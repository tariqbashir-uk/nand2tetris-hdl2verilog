==> flow/design.v <==
module RAM64(in, load, address, clk, out);
    input [15:0] in;
    input        load;
    input [5:0]  address;
    input        clk;
    output [15:0] out;
    reg [15:0] mem [63:0];
    integer i;
    initial begin
        for (i=0; i < 64; i=i+1) begin
            mem[i] <= 16'b0;  
        end
    end
    always @(posedge clk) begin
        if (load)
            mem[address] <= in;
    end
    assign out = mem[address];
endmodule
== Step by step through the tools: RAM64 ==
What the tools print for RAM64, step after step.
Lines are those of the file above, counted from 1.
Operators: Yosys type, input widths -> output width; for muxes data width and select width s.
Library cell names are shortened.
The mark n/a stands for no value.
Set-up
  top: RAM64
  clock input: clk
  cell library: sky130hd
  library corner: tt_025C_1v80

== Word level ==
Counts by Yosys on the flattened word-level netlist (proc, flatten, opt, wreduce; memories kept). Register bits leave out memories and registers merged into their read ports (data or address); mux counts leave out enables and synchronous resets folded into registers. Print and check cells are left out. Cells with the same type and inputs are merged into one.
Memory sizes are those after Yosys's memory passes, which may raise the word count (mostly to a power of two), join words into wider ones and drop unused or constant bits.
Bit counts
  register bits after elaboration: 0
  latch bits: 0
  memory bits (writable): 1024
  bits in read-only memories: 0
  clocked read ports x word width: 0
  memories: 1
  output and inout bits: 16
Cells by class
  $add $sub $neg: 0
  $mul: 0
  divide/modulo/power cells: 0
  $lt $le $gt $ge: 0
  equality and inequality tests: 0
  shift operators: 0
  mux-type cells: 3
  bitwise operators: 0
  reductions and logical operators: 0
Memories
  mem: depth 64, width 16, rd ports 1, wr ports 1, line 7  | reg [15:0] mem [63:0];
Operators with widths (count)
  $mux 16: 1
  $mux 6: 1
  $mux 1: 1

== Logic depth ==
Depth = most cells in a row (Yosys ltp): at word level without a register or memory, in the mapped netlist without a sequential cell, where the memories' decode and read muxes count.
Depth
  depth after elaboration: 1
  ABC_AREA: 0
  mapped depth: 11
  gate-level depth less buffers: 6

== Mapped cells and area ==
The flow's flattened synthesis, as Yosys stat reports it; memories are mapped. The netlist is that of the ABC_AREA named above (0 if unset); the other value can give another one.
Totals and module areas in this step are rounded.
Synthesis totals
  mapped cells: 2248
  cell area after synthesis: 39160 µm²
  area of sequential cells: 30750 µm²
  flip-flop cells: 1024
  buffers: 162
Cells by type (count)
  edfxtp_1: 1024
  mux2i_1: 154
  a22oi_1: 196
  a221oi_1: 106
  nor2_1: 159
  a21oi_1: 74
  o22ai_1: 58
  buf_2: 62
  o22a_1: 27
  clkbuf_1: 62
  mux2_2: 17
  a22o_1: 21
  a211oi_1: 20
  nand2_1: 40
  o21ai_0: 29
  a31oi_1: 23
  mux4_2: 6
  o221ai_1: 14
Other cell types: 36; their cells: 156.

== Path before layout ==
OpenSTA on the mapped netlist: ideal clock, no wires. The path of least setup slack (recovery checks aside). Input and output delay are each 20% of the period. Register names are those of the netlist, which keeps one name where synthesis merged equal registers.
Timing post-synthesis
  path kind: input to register
  start: in address[0]
  end: mem mem[13][0]
  period: 3.59 ns
  external input delay: 0.718 ns
  arrival time: 2.695 ns
  setup slack: 0.507 ns
  delay of the path: 2.366 ns
  stages on the path: 8
  synthesis period reached: 3.083 ns
"delay of the path" is the arrival time less input delay plus setup time.
"stages on the path" counts driving pins, that of a launching flip-flop among them; a cell with two outputs on the path counts twice.
"synthesis period reached" is the clock period less the worst setup slack; recovery checks do not enter. This is arithmetic on one report: input and output delays are still those of the set period (20% each).
Between the ends stands the longest chain of elaborated cells between them, by number of cells; it is not shown to be the way that was timed. Of several equally long chains one is given.
Each line given opens the expression or statement behind the cell; cells for indexed reads and writes are added by Yosys, which also makes memories of some case tables.
On the way, post-synthesis
  cells stage by stage: buf_4 nor2b_1 buf_2 buf_6 buf_4 clkbuf_1 nand3_1 nor2_1
  length of the longest elaborated chain: 1
RTL lines, path post-synthesis
  from (decl): line 4  | input [5:0]  address;
  $mux 6: line 15  | if (load)
  to (decl): line 7  | reg [15:0] mem [63:0];

== Timing after layout ==
From the final timing report of run 1: the path of least setup slack in the routed layout; clock arrival at registers is part of the times.
Timing post-layout
  path kind: input to output
  start: in address[2]
  end: out out[5]
  period: 2.38 ns
  external input delay: 0.48 ns
  external output delay: 0.48 ns
  arrival time: 3.10 ns
  setup slack: -1.19 ns
  stages on the path: 13
Between the ends stands the longest chain of elaborated cells between them, by number of cells; it is not shown to be the way that was timed. Of several equally long chains one is given.
The chain passes a memory read, where the word-level depth is cut; so it can be longer than that depth.
On the way, post-layout
  cells stage by stage: buf_12 buf_12 buf_12 buf_12 buf_16 buf_6 buf_12 mux2_4 a221oi_2 o22ai_2 a22oi_2 nand4_1 buf_2
  length of the longest elaborated chain: 1
RTL lines, path post-layout
  from (decl): line 4  | input [5:0]  address;
  $mem_v2 64x16: line 7  | reg [15:0] mem [63:0];
  to (decl): line 6  | output [15:0] out;

--- measured runs ---
Flow measurements of RAM64 on sky130hd: 2 stored runs with different settings, listed in no order. Input and output delays are each 20% of the period that was set; the output load is 0.01 pF.
"achieved clock period" means the clock period less the worst setup slack. The figure is calculated, with input and output delays left at 20% of the set period.
"worst setup path time" is the time allowed to the run's worst setup path (the clock period less input and output delay, where it has them) less its slack. Clock arrival times count: a late capture clock shortens it, a late launch clock lengthens it.
"power" is the tool's figure for a default switching activity; nothing was simulated.
The measured numbers are rounded.
[run 1] settings: period_ns=2.38, CORE_UTILIZATION=18, PLACE_DENSITY=0.69, GPL_TIMING_DRIVEN=0, CAP_MARGIN=20, MAX_ROUTING_LAYER=met4, CORE_MARGIN=2, SLEW_MARGIN=20
[run 1] result: chip area after synthesis (Yosys) 39160 µm², die area 221300 µm², standard-cell area of the final layout 51280 µm², utilization 23.7%, worst setup slack after layout -1.193 ns, total negative slack -15.71 ns, worst hold slack 0.245 ns, power 0.03966 W, achieved clock period 3.573 ns, worst setup path time 2.62 ns, worst setup path kind input to output
[run 2] settings: period_ns=4.89, CORE_UTILIZATION=51, PLACE_DENSITY=0.48, CORE_ASPECT_RATIO=1.98, CELL_PAD_IN_SITES_GLOBAL_PLACEMENT=3, GPL_TIMING_DRIVEN=0, GPL_ROUTABILITY_DRIVEN=0, CAP_MARGIN=40, MIN_ROUTING_LAYER=met2, MAX_ROUTING_LAYER=met4, CORE_MARGIN=2, SLEW_MARGIN=20
[run 2] result: chip area after synthesis (Yosys) 39160 µm², die area 79150 µm², standard-cell area of the final layout 45710 µm², utilization 59.8%, worst setup slack after layout -0.074 ns, total negative slack -0.256 ns, worst hold slack 0.528 ns, power 0.01806 W, achieved clock period 4.964 ns, worst setup path time 3.01 ns, worst setup path kind input to output
--- end ---
